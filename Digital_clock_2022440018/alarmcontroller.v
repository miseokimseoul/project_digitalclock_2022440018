==> flow/design.v <==
module AlarmController(
    input wire clk_1k,
    input wire tick_1hz,
    input wire alarm_sw,
    input wire btn_confirm,
    input wire btn_cancel,
    input wire btn_stop,
    input wire [2:0] alarm_btn_t,
    input wire [5:0] local_hour_val,
    input wire [5:0] cur_min_val,
    input wire [5:0] cur_sec_val,
    output reg alarm_enabled,
    output reg alarm_ringing,
    output reg [1:0] alarm_lcd_mode,
    output reg [5:0] alarm_hour_val,
    output reg [5:0] alarm_min_val,
    output reg [5:0] alarm_sec_val,
    output reg [3:0] alarm_h_tens,
    output reg [3:0] alarm_h_ones,
    output reg [3:0] alarm_m_tens,
    output reg [3:0] alarm_m_ones,
    output reg [3:0] alarm_s_tens,
    output reg [3:0] alarm_s_ones,
    output reg [7:0] alarm_leds
);
    reg [5:0] set_hour;
    reg [5:0] set_min;
    reg [5:0] set_sec;
    reg [5:0] mem_hour [0:7];
    reg [5:0] mem_min  [0:7];
    reg [5:0] mem_sec  [0:7];
    reg [3:0] alarm_count;
    reg [2:0] trigger_idx;
    reg [10:0] msg_timer;
    integer i;
    reg [2:0] next_alarm_idx;
    reg [16:0] min_diff;
    reg [16:0] diff;
    reg [16:0] cur_time_sec;
    reg [16:0] alarm_time_sec;
    always @(*) begin
        cur_time_sec = (local_hour_val * 3600) + (cur_min_val * 60) + cur_sec_val;
        min_diff = 17'd86401;
        next_alarm_idx = 3'd0;
        for (i = 0; i < 8; i = i + 1) begin
            if (i < alarm_count) begin
                alarm_time_sec = (mem_hour[i] * 3600) + (mem_min[i] * 60) + mem_sec[i];
                if (alarm_time_sec >= cur_time_sec) begin
                    diff = alarm_time_sec - cur_time_sec;
                end else begin
                    diff = (alarm_time_sec + 17'd86400) - cur_time_sec;
                end
                if (diff < min_diff) begin
                    min_diff = diff;
                    next_alarm_idx = i[2:0];
                end
            end
        end
    end
    always @(posedge clk_1k) begin
        if (msg_timer > 0) msg_timer <= msg_timer - 1;
        if (alarm_ringing && btn_stop) begin
            alarm_ringing <= 1'b0;
            if (alarm_count > 0) begin
                if (trigger_idx != (alarm_count - 1)) begin
                    mem_hour[trigger_idx] <= mem_hour[alarm_count - 1];
                    mem_min[trigger_idx]  <= mem_min[alarm_count - 1];
                    mem_sec[trigger_idx]  <= mem_sec[alarm_count - 1];
                end
                alarm_count <= alarm_count - 1;
                if (alarm_count == 1) alarm_enabled <= 1'b0;
            end
            if (alarm_sw) alarm_lcd_mode <= 2'b01;
            else alarm_lcd_mode <= 2'b00;
            msg_timer <= 0;
        end
        else if (alarm_sw) begin
            if (alarm_btn_t[0]) begin
                if (set_hour >= 23) set_hour <= 0; else set_hour <= set_hour + 1;
            end
            if (alarm_btn_t[1]) begin
                if (set_min >= 59) set_min <= 0; else set_min <= set_min + 1;
            end
            if (alarm_btn_t[2]) begin
                if (set_sec >= 59) set_sec <= 0; else set_sec <= set_sec + 1;
            end
            if (btn_confirm) begin
                if (alarm_count < 4'd8) begin
                    mem_hour[alarm_count] <= set_hour;
                    mem_min[alarm_count]  <= set_min;
                    mem_sec[alarm_count]  <= set_sec;
                    alarm_count <= alarm_count + 1;
                    alarm_enabled <= 1'b1;
                end
                alarm_lcd_mode <= 2'b10;
                msg_timer <= 11'd2000;
            end
            else if (btn_cancel) begin
                alarm_count <= 4'd0;
                alarm_enabled <= 1'b0;
                alarm_ringing <= 1'b0;
                set_hour <= 0; set_min <= 0; set_sec <= 0;
                alarm_lcd_mode <= 2'b10;
                msg_timer <= 11'd2000;
            end
            else begin
                if (msg_timer == 0) begin
                    if (alarm_ringing) alarm_lcd_mode <= 2'b11;
                    else alarm_lcd_mode <= 2'b01;
                end
            end
        end
        else begin
            if (alarm_ringing) begin
                alarm_lcd_mode <= 2'b11;
            end
            else if (msg_timer == 0) begin
                alarm_lcd_mode <= 2'b00;
            end
        end
        if (alarm_enabled && !alarm_ringing) begin
            if (tick_1hz) begin
                for (i = 0; i < 8; i = i + 1) begin
                    if (i < alarm_count) begin
                        if ((local_hour_val == mem_hour[i]) && 
                            (cur_min_val == mem_min[i]) && 
                            (cur_sec_val == mem_sec[i])) begin
                            alarm_ringing <= 1'b1;
                            trigger_idx <= i[2:0];
                            alarm_lcd_mode <= 2'b11;
                        end
                    end
                end
            end
        end
    end
    always @(*) begin
        case (alarm_count)
            4'd0: alarm_leds = 8'b0000_0000;
            4'd1: alarm_leds = 8'b0000_0001;
            4'd2: alarm_leds = 8'b0000_0011;
            4'd3: alarm_leds = 8'b0000_0111;
            4'd4: alarm_leds = 8'b0000_1111;
            4'd5: alarm_leds = 8'b0001_1111;
            4'd6: alarm_leds = 8'b0011_1111;
            4'd7: alarm_leds = 8'b0111_1111;
            4'd8: alarm_leds = 8'b1111_1111;
            default: alarm_leds = 8'b0000_0000;
        endcase
    end
    always @(*) begin
        if (alarm_sw) begin
            alarm_hour_val = set_hour;
            alarm_min_val  = set_min;
            alarm_sec_val  = set_sec;
        end 
        else if (alarm_count > 0) begin
            alarm_hour_val = mem_hour[next_alarm_idx];
            alarm_min_val  = mem_min[next_alarm_idx];
            alarm_sec_val  = mem_sec[next_alarm_idx];
        end 
        else begin
            alarm_hour_val = 6'd0;
            alarm_min_val  = 6'd0;
            alarm_sec_val  = 6'd0;
        end
        alarm_h_tens = alarm_hour_val / 10;
        alarm_h_ones = alarm_hour_val % 10;
        alarm_m_tens = alarm_min_val / 10;
        alarm_m_ones = alarm_min_val % 10;
        alarm_s_tens = alarm_sec_val / 10;
        alarm_s_ones = alarm_sec_val % 10;
    end
endmodule
### Step by step through the tools: AlarmController

What the tools print for AlarmController, step after step.
Line numbers count from 1 in the design file above.
Operators carry their Yosys type and port widths (W data, S select, Z words).
A cell with n/a has no value.

| inputs | value |
|---|---|
| top | AlarmController |
| clock port | clk_1k |
| cell library | sky130hd |
| library corner | tt_025C_1v80 |

### Word-level counts

Source: Yosys, flattened and elaborated, memories not mapped. Widths are those after wreduce. Print and check cells do not count.
Yosys's memory passes give these memory sizes; they may raise the number of words (mostly to a power of two), join words into wider ones and drop unused or constant bits.

| bit counts | value |
|---|---|
| output and inout bits | 54 |
| memory bits (read-only) | 128 |
| memories kept | 4 |
| cells after elaboration | 355 |
| input bits | 27 |
| bits in registers | 40 |
| bits in writable memories | 144 |

Memories:

| memory | words | bits a word | line | RTL |
|---|---|---|---|---|
| (no name shown) | 16 | 8 | 138 | `case (alarm_count)` |
| mem_hour | 8 | 6 | 29 | `reg [5:0] mem_hour [0:7];` |
| mem_min | 8 | 6 | 30 | `reg [5:0] mem_min  [0:7];` |
| mem_sec | 8 | 6 | 31 | `reg [5:0] mem_sec  [0:7];` |

| operators by class | value |
|---|---|
| magnitude comparators | 30 |
| reductions and logical operators | 29 |
| bitwise logic cells | 1 |
| muxes and demuxes | 181 |
| multipliers | 18 |
| equal/unequal tests | 29 |
| $add $sub $neg | 48 |
| div/mod/pow operators | 6 |

Operators by type and width:

| cell | number |
|---|---|
| $mul A6 B8 Y13 const B | 9 |
| $div A6 B4 Y32 const B | 3 |
| $mod A6 B4 Y32 const B | 3 |
| $mux W17 | 22 |
| $mul A6 B4 Y10 const B | 9 |
| $sub A17 B17 Y17 | 16 |
| $mux W6 | 42 |
| $add A17 B12 Y17 | 9 |
| $add A17 B6 Y17 | 9 |
| $eq A6 B6 Y1 | 24 |
| $add A17 B17 Y17 const B | 8 |
| $ge A17 B17 Y1 | 8 |
| $lt A17 B17 Y1 | 7 |
| $mux W3 | 38 |
| $mux W2 | 26 |
| $mux W11 | 4 |
| $mux W1 | 42 |
| $ne A3 B32 Y1 | 1 |
| $mux W4 | 7 |
| $logic_and A1 B1 Y1 | 18 |
| $add A6 B1 Y6 const B | 3 |
| $reduce_or A6 Y1 | 3 |
| $lt A17 B17 Y1 const B | 1 |
| $lt A3 B4 Y1 const A | 4 |
| $ge A6 B6 Y1 const B | 2 |
| $sub A11 B1 Y11 const B | 1 |
| $gt A11 B1 Y1 const B | 1 |
| $logic_not A11 Y1 | 1 |

Other operator kinds: 17; their cells: 21.

### Depth

Longest topological path by Yosys (ltp), each cell counted once; first at word level (registers and memories cut), then after technology mapping (sequential cells cut; the memories' decode and read muxes count).

| logic depth | value |
|---|---|
| depth in word-level cells | 30 |
| ABC_AREA | 0 |
| gate-level depth with buffers | 150 |
| gate-level depth less buffers | 138 |

### Synthesis result

The flow's flattened synthesis, as Yosys stat reports it; memories are mapped. The netlist is that of the ABC_AREA named above (0 if unset); the other value can give another one.
Totals and module areas in this step are rounded.

| mapped netlist | value |
|---|---|
| buffer cells | 111 |
| flip-flops | 192 |
| cell area after synthesis | 44,600 um^2 |
| sequential area | 5,550 um^2 |
| cells in the netlist | 5,198 |

Cell types:

| cell | number | area in all (um^2) |
|---|---|---|
| sky130_fd_sc_hd__ha_1 | 861 | 1.08E+04 |
| sky130_fd_sc_hd__fa_1 | 257 | 5.14E+03 |
| sky130_fd_sc_hd__edfxtp_1 | 170 | 5.1E+03 |
| sky130_fd_sc_hd__xnor2_1 | 393 | 3.44E+03 |
| sky130_fd_sc_hd__inv_1 | 827 | 3.1E+03 |
| sky130_fd_sc_hd__a21oi_1 | 396 | 1.98E+03 |
| sky130_fd_sc_hd__xor2_1 | 181 | 1,585.27 |
| sky130_fd_sc_hd__nor2_1 | 373 | 1.4E+03 |
| sky130_fd_sc_hd__a21o_1 | 155 | 1.16E+03 |
| sky130_fd_sc_hd__o21ai_0 | 203 | 1.02E+03 |
| sky130_fd_sc_hd__nand2_1 | 258 | 968.429 |
| sky130_fd_sc_hd__o21bai_1 | 118 | 885.85 |
| sky130_fd_sc_hd__mux4_2 | 36 | 810.778 |
| sky130_fd_sc_hd__nand4_1 | 81 | 506.736 |
| sky130_fd_sc_hd__mux2i_1 | 50 | 500.48 |
| sky130_fd_sc_hd__dfxtp_1 | 22 | 440.422 |
| sky130_fd_sc_hd__o21a_1 | 43 | 322.81 |
| sky130_fd_sc_hd__nand3_1 | 63 | 315.302 |

Not listed: further types 92, cells in them 711.

### Timing after synthesis

OpenSTA on the mapped netlist: ideal clock, no wires. The path of least setup slack (recovery checks aside). Input and output delay are each 20% of the period. Register names are those of the netlist, which keeps one name where synthesis merged equal registers.

| timing path after synthesis | value |
|---|---|
| kind | input-to-output |
| start | input cur_min_val[3] |
| end | output alarm_s_ones[2] |
| buffers on the path | 11 |
| path delay | 27,245 ps |
| external output delay | 9,760 ps |
| required time | 39,040 ps |
| data arrival time | 37,005 ps |
| driving pins on the path | 139 |
| path slack | 2,035 ps |
| clock period | 48,800 ps |
| synthesis period reached | 46,765 ps |

"path delay" is the arrival time less input delay plus setup time.
At an output port there is no setup time.
"driving pins on the path" counts driving pins, that of a launching flip-flop among them; a cell with two outputs on the path counts twice.
"synthesis period reached" = period - worst setup slack (recovery checks aside). The figure is calculated, with input and output delays left at 20% of the set period.
Between the ends stands the longest chain of elaborated cells between them, by number of cells; it is not shown to be the way that was timed. Of several equally long chains one is given.
Each line given opens the expression or statement behind the cell; cells for indexed reads and writes are added by Yosys, which also makes memories of some case tables.
The chain passes a memory read, where the word-level depth is cut; so it can be longer than that depth.

| between the ends, after synthesis | value |
|---|---|
| cell sequence | sky130_fd_sc_hd__clkbuf_1 sky130_fd_sc_hd__inv_1 sky130_fd_sc_hd__fa_1 sky130_fd_sc_hd__fa_1 sky130_fd_sc_hd__inv_1 sky130_fd_sc_hd__ha_1 sky130_fd_sc_hd__a21o_1 sky130_fd_sc_hd__a21oi_1 sky130_fd_sc_hd__xnor2_1 sky130_fd_sc_hd__ha_1 sky130_fd_sc_hd__ha_1 sky130_fd_sc_hd__inv_1 sky130_fd_sc_hd__o21ai_0 sky130_fd_sc_hd__a21oi_1 sky130_fd_sc_hd__xnor2_1 sky130_fd_sc_hd__inv_1 sky130_fd_sc_hd__ha_1 sky130_fd_sc_hd__fa_1 [103 not listed] sky130_fd_sc_hd__or3_1 sky130_fd_sc_hd__nor4b_4 sky130_fd_sc_hd__inv_1 sky130_fd_sc_hd__o41ai_1 sky130_fd_sc_hd__or2_1 sky130_fd_sc_hd__buf_4 sky130_fd_sc_hd__inv_2 sky130_fd_sc_hd__ha_1 sky130_fd_sc_hd__inv_1 sky130_fd_sc_hd__ha_1 sky130_fd_sc_hd__nor2b_1 sky130_fd_sc_hd__and2_1 sky130_fd_sc_hd__a221oi_1 sky130_fd_sc_hd__a221oi_1 sky130_fd_sc_hd__o2bb2ai_1 sky130_fd_sc_hd__inv_1 sky130_fd_sc_hd__ha_1 sky130_fd_sc_hd__a22oi_1 |
| cells in the longest elaborated chain | 33 |

RTL lines, path after synthesis:

| item | line | RTL |
|---|---|---|
| start, declared | 10 | `input wire [5:0] cur_min_val,` |
| $mul A6 B4 Y10 | 42 | `cur_time_sec = (local_hour_val * 3600) + (cur_min_val * 60) + cur_sec_val;` |
| $add A17 B12 Y17 | 42 |  |
| $add A17 B6 Y17 | 42 |  |
| $ge A17 B17 Y1 | 48 | `if (alarm_time_sec >= cur_time_sec) begin` |
| $mux W17 | 48 |  |
| $lt A17 B17 Y1 | 53 | `if (diff < min_diff) begin` |
| $mux W17 | 53 |  |
| [19 not listed] | n/a |  |
| $lt A17 B17 Y1 | 53 |  |
| $mux W3 | 53 |  |
| $mux W3 | 46 | `if (i < alarm_count) begin` |
| $mem_v2 Z8 W6 | 31 | `reg [5:0] mem_sec  [0:7];` |
| $mux W6 | 157 | `else if (alarm_count > 0) begin` |
| $mux W6 | 152 | `if (alarm_sw) begin` |
| $mod A6 B4 Y32 | 172 | `alarm_s_ones = alarm_sec_val % 10;` |
| end, declared | 23 | `output reg [3:0] alarm_s_ones,` |

Nets of the timed path that keep an RTL name, with a line that drives or declares them; the list need not be complete.

Named nets, after synthesis:

| signal | line |
|---|---|
| alarm_sec_val[4] | 152 |

### Timing after layout

Path of least setup slack in the final report of run B (OpenROAD, finished layout, wires in). Where an end is a register, its clock arrival counts in the times.
The report prints the path's times to 10 ps; the period is as set.

| timing path after layout | value |
|---|---|
| kind | input-to-output |
| start | input cur_min_val[1] |
| end | output alarm_s_ones[2] |
| data arrival time | 48,790 ps |
| required time | 61,280 ps |
| clock period | 76,600 ps |
| path slack | 12,490 ps |
| external output delay | 15,320 ps |
| driving pins on the path | 128 |
| buffers on the path | 7 |

Between the ends stands the longest chain of elaborated cells between them, by number of cells; it is not shown to be the way that was timed. Of several equally long chains one is given.
The chain passes a memory read, where the word-level depth is cut; so it can be longer than that depth.

| between the ends, after layout | value |
|---|---|
| cell sequence | sky130_fd_sc_hd__clkdlybuf4s50_1 sky130_fd_sc_hd__fa_1 sky130_fd_sc_hd__fa_1 sky130_fd_sc_hd__inv_1 sky130_fd_sc_hd__fa_1 sky130_fd_sc_hd__fa_1 sky130_fd_sc_hd__inv_1 sky130_fd_sc_hd__ha_1 sky130_fd_sc_hd__a21oi_1 sky130_fd_sc_hd__o21bai_1 sky130_fd_sc_hd__a21oi_1 sky130_fd_sc_hd__o21ai_0 sky130_fd_sc_hd__a21oi_1 sky130_fd_sc_hd__o21bai_1 sky130_fd_sc_hd__a21oi_1 sky130_fd_sc_hd__xor2_1 sky130_fd_sc_hd__buf_4 sky130_fd_sc_hd__inv_1 [92 not listed] sky130_fd_sc_hd__or3_1 sky130_fd_sc_hd__nor4b_4 sky130_fd_sc_hd__inv_1 sky130_fd_sc_hd__o41ai_1 sky130_fd_sc_hd__or2_1 sky130_fd_sc_hd__inv_2 sky130_fd_sc_hd__ha_1 sky130_fd_sc_hd__inv_1 sky130_fd_sc_hd__ha_1 sky130_fd_sc_hd__nor2b_1 sky130_fd_sc_hd__and2_1 sky130_fd_sc_hd__a221oi_1 sky130_fd_sc_hd__a221oi_1 sky130_fd_sc_hd__o2bb2ai_1 sky130_fd_sc_hd__inv_1 sky130_fd_sc_hd__ha_1 sky130_fd_sc_hd__a22oi_1 sky130_fd_sc_hd__clkdlybuf4s50_1 |
| cells in the longest elaborated chain | 33 |

RTL lines, path after layout:

| item | line | RTL |
|---|---|---|
| start, declared | 10 | `input wire [5:0] cur_min_val,` |
| $mul A6 B4 Y10 | 42 | `cur_time_sec = (local_hour_val * 3600) + (cur_min_val * 60) + cur_sec_val;` |
| $add A17 B12 Y17 | 42 |  |
| $add A17 B6 Y17 | 42 |  |
| $ge A17 B17 Y1 | 48 | `if (alarm_time_sec >= cur_time_sec) begin` |
| $mux W17 | 48 |  |
| $lt A17 B17 Y1 | 53 | `if (diff < min_diff) begin` |
| $mux W17 | 53 |  |
| [19 not listed] | n/a |  |
| $lt A17 B17 Y1 | 53 |  |
| $mux W3 | 53 |  |
| $mux W3 | 46 | `if (i < alarm_count) begin` |
| $mem_v2 Z8 W6 | 31 | `reg [5:0] mem_sec  [0:7];` |
| $mux W6 | 157 | `else if (alarm_count > 0) begin` |
| $mux W6 | 152 | `if (alarm_sw) begin` |
| $mod A6 B4 Y32 | 172 | `alarm_s_ones = alarm_sec_val % 10;` |
| end, declared | 23 | `output reg [3:0] alarm_s_ones,` |

# Flow runs of AlarmController

Measured data: module AlarmController, platform sky130hd, 2 stored runs of the flow under differing settings, order arbitrary. Input and output delays are each 20% of the period that was set; the output load is 0.01 pF.
"critical path time" = time allowed to the worst setup path (clock period - input delay - output delay, where it has them) - its slack; a late launch clock adds to it, a late capture clock takes from it.
"critical path time" is known to 10 ps.
The results are shown rounded.
A setting shown as . is not set for that run.
Among the results, . means that no value is shown for the run.

| setting or result | run A | run B |
|---|---|---|
| period_ns | 37.0 | 76.6 |
| CORE_UTILIZATION | 72 | 27 |
| SETUP_SLACK_MARGIN | 2.18 | . |
| PLACE_DENSITY_LB_ADDON | 0.24 | 0.28 |
| CORE_MARGIN | 5 | 2 |
| SLEW_MARGIN | 25 | 20 |
| MAX_ROUTING_LAYER | met4 | met4 |
| CAP_MARGIN | 20 | 20 |
| CELL_PAD_IN_SITES_DETAIL_PLACEMENT | . | 2 |
| TNS_END_PERCENT | . | 40 |
| CTS_CLUSTER_SIZE | . | 92 |
| CTS_CLUSTER_DIAMETER | . | 279 |
| setup slack of the critical path (ps) | . | 12,500 |
| final design utilization | . | 0.297 |
| chip area in the Yosys report (um^2) | . | 44,600 |
| critical path time (ps) | . | 33,470 |
| class of the worst setup path | . | input-to-output |
| lowest hold slack (ps) | . | 487 |
| die size (um^2) | . | 168,000 |

Run A: did not finish, routing stopped with ODB-0269
