==> flow/design.v <==
module TimerController(
    input wire clk_1k,          
    input wire tick_1hz,        
    input wire timer_sw,        
    input wire btn_h_inc,       
    input wire btn_m_inc,       
    input wire btn_s_inc,       
    input wire btn_confirm,     
    input wire btn_start, 
    input wire btn_clear,
    input wire btn_add5,
    input wire btn_add10,
    input wire btn_add15,
    output reg [3:0] tm_h_tens,
    output reg [3:0] tm_h_ones,
    output reg [3:0] tm_m_tens,
    output reg [3:0] tm_m_ones,
    output reg [3:0] tm_s_tens,
    output reg [3:0] tm_s_ones,
    output reg [1:0] timer_state, 
    output wire led_1_blink,      
    output wire [2:0] rgb_pwm,    
    output wire piezo_out,
    output reg [3:0] sand_count
);
    reg [5:0] cnt_hour;
    reg [5:0] cnt_min;
    reg [5:0] cnt_sec;
    localparam S_IDLE_SET = 2'd0;
    localparam S_RUNNING  = 2'd1;
    localparam S_RINGING  = 2'd2;
    localparam S_CONFIRM  = 2'd3;
    reg [1:0] ring_cnt;
    reg [10:0] confirm_msg_cnt;
    reg [16:0] total_start_time;
    reg [16:0] current_remain;
    always @(posedge clk_1k) begin
        if (btn_clear) begin
            timer_state <= S_IDLE_SET;
            cnt_hour <= 0; cnt_min <= 0; cnt_sec <= 0;
            ring_cnt <= 0; confirm_msg_cnt <= 0; total_start_time <= 0;
        end
        else begin
            case (timer_state)
                S_IDLE_SET: begin
                    ring_cnt <= 0;
                    if (timer_sw) begin
                        if (btn_h_inc) begin if (cnt_hour >= 23) cnt_hour <= 0; else cnt_hour <= cnt_hour + 1; end
                        if (btn_m_inc) begin if (cnt_min >= 59) cnt_min <= 0; else cnt_min <= cnt_min + 1; end
                        if (btn_s_inc) begin if (cnt_sec >= 59) cnt_sec <= 0; else cnt_sec <= cnt_sec + 1; end
                        if (btn_add5) begin
                            if (cnt_min + 5 >= 60) begin
                                cnt_min <= (cnt_min + 5) - 60;
                                if (cnt_hour < 23) cnt_hour <= cnt_hour + 1;
                            end else begin
                                cnt_min <= cnt_min + 5;
                            end
                        end
                        if (btn_add10) begin
                            if (cnt_min + 10 >= 60) begin
                                cnt_min <= (cnt_min + 10) - 60;
                                if (cnt_hour < 23) cnt_hour <= cnt_hour + 1;
                            end else begin
                                cnt_min <= cnt_min + 10;
                            end
                        end
                        if (btn_add15) begin
                            if (cnt_min + 15 >= 60) begin
                                cnt_min <= (cnt_min + 15) - 60;
                                if (cnt_hour < 23) cnt_hour <= cnt_hour + 1;
                            end else begin
                                cnt_min <= cnt_min + 15;
                            end
                        end
                        if (btn_confirm) begin
                            timer_state <= S_CONFIRM; confirm_msg_cnt <= 0;
                        end
                        if (btn_start) begin
                            if (cnt_hour != 0 || cnt_min != 0 || cnt_sec != 0) begin
                                timer_state <= S_RUNNING;
                                total_start_time <= (cnt_hour * 3600) + (cnt_min * 60) + cnt_sec;
                            end
                        end
                    end
                end
                S_CONFIRM: begin
                    if (confirm_msg_cnt >= 2000) timer_state <= S_IDLE_SET;
                    else confirm_msg_cnt <= confirm_msg_cnt + 1;
                end
                S_RUNNING: begin
                    if (tick_1hz) begin
                        if (cnt_sec > 0) cnt_sec <= cnt_sec - 1;
                        else begin 
                            if (cnt_min > 0) begin cnt_min <= cnt_min - 1; cnt_sec <= 59; end
                            else begin 
                                if (cnt_hour > 0) begin cnt_hour <= cnt_hour - 1; cnt_min <= 59; cnt_sec <= 59; end
                                else begin timer_state <= S_RINGING; ring_cnt <= 3; end
                            end
                        end
                    end
                end
                S_RINGING: begin
                    if (tick_1hz) begin
                        if (ring_cnt > 0) ring_cnt <= ring_cnt - 1;
                        else begin timer_state <= S_IDLE_SET; cnt_hour <= 0; cnt_min <= 0; cnt_sec <= 0; end
                    end
                end
            endcase
        end
    end
    always @(*) begin
        current_remain = (cnt_hour * 3600) + (cnt_min * 60) + cnt_sec;
        if (timer_state == S_RUNNING && total_start_time > 0) begin
            sand_count = (current_remain * 9 + (total_start_time/2)) / total_start_time;
            if (sand_count > 9) sand_count = 9;
            if (sand_count == 0 && current_remain > 0) sand_count = 1;
        end else if (timer_state == S_IDLE_SET || timer_state == S_CONFIRM) begin
            sand_count = 9;
        end else begin
            sand_count = 0;
        end
    end
    always @(*) begin
        tm_h_tens = cnt_hour / 10; tm_h_ones = cnt_hour % 10;
        tm_m_tens = cnt_min / 10; tm_m_ones = cnt_min % 10;
        tm_s_tens = cnt_sec / 10; tm_s_ones = cnt_sec % 10;
    end
    reg [9:0] blink_cnt;
    always @(posedge clk_1k) begin
        if (timer_state == S_RUNNING) begin
            if (blink_cnt >= 999) blink_cnt <= 0; else blink_cnt <= blink_cnt + 1;
        end else blink_cnt <= 0;
    end
    assign led_1_blink = ((timer_state == S_RUNNING) && !timer_sw) ? (blink_cnt < 500) : 1'b0;
    reg piezo_reg;
    always @(posedge clk_1k) begin
        if (timer_state == S_RINGING) piezo_reg <= ~piezo_reg; else piezo_reg <= 0;
    end
    assign piezo_out = (timer_state == S_RINGING) ? piezo_reg : 0;
    wire [11:0] total_sec = (cnt_hour * 3600) + (cnt_min * 60) + cnt_sec;
    reg r_on, g_on, b_on;
    always @(*) begin
        r_on = 0; g_on = 0; b_on = 0;
        if (timer_state == S_RUNNING && cnt_hour == 0) begin
            if (total_sec <= 15 && total_sec > 5) g_on = 1;
            else if (total_sec <= 5 && total_sec > 3) begin r_on = 1; g_on = 1; end
            else if (total_sec <= 3) r_on = 1;
        end
        else if (timer_state == S_RINGING) r_on = 1;
    end
    assign rgb_pwm[2] = r_on; assign rgb_pwm[1] = g_on; assign rgb_pwm[0] = b_on; 
endmodule
# Reports on TimerController
# The steps from the RTL of TimerController to its reports follow in flow order.
# Lines are those of the file above, counted from 1.
# Operators carry their Yosys type and port widths (W data, S select, Z words).
# Library cell names are shortened.
# Not given: --
# design
top_module	TimerController
clock	clk_1k
lib	sky130hd
lib_corner	tt_025C_1v80

# Elaborated design
# Source: Yosys, flattened and elaborated, memories not mapped. Widths are those after wreduce. Registers that Yosys merges into a memory's read port (data or address) are not register bits. Print and check cells do not count. Equal cells are merged and count once.
# op_classes
add_sub_neg	18
multipliers	3
div	7
n_cmp	22
eq_ne	19
muxes	78
bitwise	2
n_reduce_logical	27
# ops
operator	n
$div A32 B17 Y32	1
$div A6 B4 Y32 const B	3
$mod A6 B4 Y32 const B	3
$mux W6	37
$mul A17 B4 Y21 const B	1
$mul A6 B8 Y13 const B	1
$pmux W6 S3	3
$mul A6 B4 Y10 const B	1
$gt A17 B1 Y1 const B	2
$mux W2	17
$mux W11	3
$ne A2 B2 Y1 const B	13
$add A21 B16 Y22	1
$pmux W11 S2	1
$ge A7 B6 Y1 const B	3
$mux W4	5
$add A6 B1 Y6 const B	3
$sub A6 B1 Y6 const B	3
$gt A6 B1 Y1 const B	3
$sub A6 B6 Y6 const B	3
$reduce_bool A6 Y1	3
$add A17 B12 Y17	1
$add A17 B6 Y17	1
$reduce_and A8 Y1	2
$add A6 B4 Y7 const B	2
$reduce_and A7 Y1	2
$gt A12 B2 Y1 const B	1
$le A12 B2 Y1 const B	1
# Not listed: further kinds 36, cells in them 56.
# bits
register_bits	61
in_bits	12
out_inout_bits	35
elab_cells	185

# Depth
# Depth = most cells in a row (Yosys ltp): at word level without a register or memory, in the mapped netlist without a sequential cell, where the memories' decode and read muxes count.
# logic_depth
word_depth	14
ABC_AREA	0
mapped_depth	444
ltp_nobuf	413

# Netlist
# Source: synth_stat.txt of the flow (Yosys; design flattened, memories mapped). It holds for the ABC_AREA given above (unset counts as 0); a run with the other value may have another netlist.
# by_type
cell	n	area_total_um2
ha_1	552	6.91E+03
xnor2_1	186	1.63E+03
a21oi_1	320	1.6E+03
o21a_1	206	1.55E+03
nor2_1	371	1.39E+03
nand2_1	362	1.36E+03
mux2_2	110	1.24E+03
dfxtp_1	61	1.22E+03
nor3_1	230	1.15E+03
a21o_1	116	870.835
o31ai_1	109	818.285
o21ai_0	159	795.763
inv_1	197	739.459
xor2_1	80	700.672
fa_1	30	600.576
nand3_1	90	450.432
o211ai_1	50	375.36
a211oi_1	47	352.838
# Not listed: further types 101, cells in them 894.
# synth_totals
cells	4170
yosys_area_um2	30292.8
ff_cells	61
n_buf	111

# Timing after synthesis
# Path of least setup slack by OpenSTA after synthesis, without wires, with an ideal clock, recovery checks aside; 20% of the period is set as input and as output delay. Where synthesis merged equal registers, the netlist keeps one of their names.
# synth_path
kind	register -> output
start	register total_start_time[0]
end	output sand_count[0]
tclk_ns	217.0
output_delay_ns	43.400
launch_ns	0.000
arrival_time_ns	82.918
t_required_ns	173.600
setup_slack_ns	90.682
delay_ns	82.918
path_stages	417
n_path_buf	36
synth_period_reached_ns	126.318
# "delay_ns" is the arrival time less input delay plus setup time.
# A path that ends at an output port has no setup time.
# "path_stages" counts driving pins, that of a launching flip-flop among them; a cell with two outputs on the path counts twice.
# "synth_period_reached_ns" = period - worst setup slack (recovery checks aside). The figure is calculated, with input and output delays left at 20% of the set period.
# Between the ends stands the longest chain of elaborated cells between them, by number of cells; it is not shown to be the way that was timed. Of several equally long chains one is given.
# Each line given opens the expression or statement behind the cell; cells for indexed reads and writes are added by Yosys, which also makes memories of some case tables.
# synth_via
path_cell_list	dfxtp_1 > inv_1 > ha_1 > o211ai_1 > and3_1 > nor3_1 > ha_1 > or3_1 > o22ai_1 > mux2i_1 > and3_1 > ha_1 > a21oi_1 > a21boi_0 > or4b_2 > nand3_1 > nor2_1 > ha_1 > (+381 left out) > nor2b_1 > o21ai_0 > nand2b_1 > a21oi_1 > nor2b_1 > o21ai_0 > nand2b_1 > a21oi_1 > nor2b_1 > o21ai_0 > nand2b_1 > a21oi_1 > nor2b_1 > nand2_1 > o21a_1 > o211ai_1 > nand2_1 > a41oi_1
elab_chain_len	8
cells_between	10
# synth_rtl
item	line	source
start, declared	35	reg [16:0] total_start_time;
start, assigned	41	ring_cnt <= 0; confirm_msg_cnt <= 0; total_start_time <= 0;
start, assigned	81	total_start_time <= (cnt_hour * 3600) + (cnt_min * 60) + cnt_sec;
$div A32 B17 Y32	114	sand_count = (current_remain * 9 + (total_start_time/2)) / total_start_time;
$gt A4 B4 Y1	115	if (sand_count > 9) sand_count = 9;
$mux W4	115
$mux W4	113	if (timer_state == S_RUNNING && total_start_time > 0) begin
$logic_not A4 Y1	116	if (sand_count == 0 && current_remain > 0) sand_count = 1;
$logic_and A1 B1 Y1	116
$mux W4	116
$mux W4	113
end, declared	24	output reg [3:0] sand_count

# Path in the finished layout
# Path of least setup slack in the final report of flow run A (OpenROAD, finished layout, wires in). Where an end is a register, its clock arrival counts in the times.
# layout_path
kind	register -> output
start	register total_start_time[1]
end	output sand_count[0]
tclk_ns	131.0
output_delay_ns	26.20
launch_ns	0.35
arrival_time_ns	91.79
t_required_ns	104.80
setup_slack_ns	13.01
path_stages	394
n_path_buf	8
# Between the ends stands the longest chain of elaborated cells between them, by number of cells; it is not shown to be the way that was timed. Of several equally long chains one is given.
# layout_via
path_cell_list	dfxtp_1 > inv_1 > buf_4 > ha_1 > o211ai_1 > and3_1 > nor3_1 > ha_1 > or3_1 > o221ai_1 > nor3_1 > a31oi_1 > nor2_1 > ha_1 > a21boi_0 > or4b_2 > nand3_1 > nor2_1 > (+358 left out) > o21ai_0 > nand2b_1 > a21oi_1 > nor2b_1 > o21ai_0 > nand2b_1 > a21oi_1 > nor2b_1 > o21ai_0 > nand2b_1 > a21oi_1 > nor2b_1 > nand2_1 > o21a_1 > o211ai_1 > nand2_1 > a41oi_1 > clkdlybuf4s50_1
elab_chain_len	9
cells_between	11
# layout_rtl
item	line	source
start, declared	35	reg [16:0] total_start_time;
start, assigned	41	ring_cnt <= 0; confirm_msg_cnt <= 0; total_start_time <= 0;
start, assigned	81	total_start_time <= (cnt_hour * 3600) + (cnt_min * 60) + cnt_sec;
$add A21 B16 Y22	114	sand_count = (current_remain * 9 + (total_start_time/2)) / total_start_time;
$div A32 B17 Y32	114
$gt A4 B4 Y1	115	if (sand_count > 9) sand_count = 9;
$mux W4	115
$mux W4	113	if (timer_state == S_RUNNING && total_start_time > 0) begin
$logic_not A4 Y1	116	if (sand_count == 0 && current_remain > 0) sand_count = 1;
$logic_and A1 B1 Y1	116
$mux W4	116
$mux W4	113
end, declared	24	output reg [3:0] sand_count

# Stored flow runs of TimerController (2 of them; Yosys, OpenROAD, sky130hd). They differ in their settings and are not a sequence. Constraints: input delay and output delay 20% of the set period each, output load 0.01 pF.
# By "timing.worst_path_ns" is meant the share of the clock period that the worst setup path is allowed (20% is reserved at inputs, 20% at outputs), minus its slack. Clock arrival times at its registers enter into it.
# Settings: n/a = not set for that run.
# Results: n/a = not shown.
run name	period_ns	SETUP_SLACK_MARGIN	CAP_MARGIN	CORE_MARGIN	CORE_UTILIZATION	SLEW_MARGIN	PLACE_DENSITY_LB_ADDON	CELL_PAD_IN_SITES_DETAIL_PLACEMENT	ABC_AREA	GPL_TIMING_DRIVEN	GPL_ROUTABILITY_DRIVEN	CTS_CLUSTER_SIZE	MIN_ROUTING_LAYER	timing.worst_path_ns	worstPathKind	util_pct	ws_setup_ns	synth_area_um2	tns_setup_ns	final_stdcell_area_um2	total_die_area_um2
flow run A	131.0	5.0	20	2	40	20	n/a	n/a	n/a	n/a	n/a	n/a	n/a	91.79	register -> output	43.0	13.012	30292.8	0.000	32140.8	77949.8
flow run B	75.9	n/a	20	2	53	20	0.15	2	1	0	1	92	met1	n/a	n/a	n/a	n/a	n/a	n/a	n/a	n/a
# Flow run B: not finished: placement ended with error DPL-0033
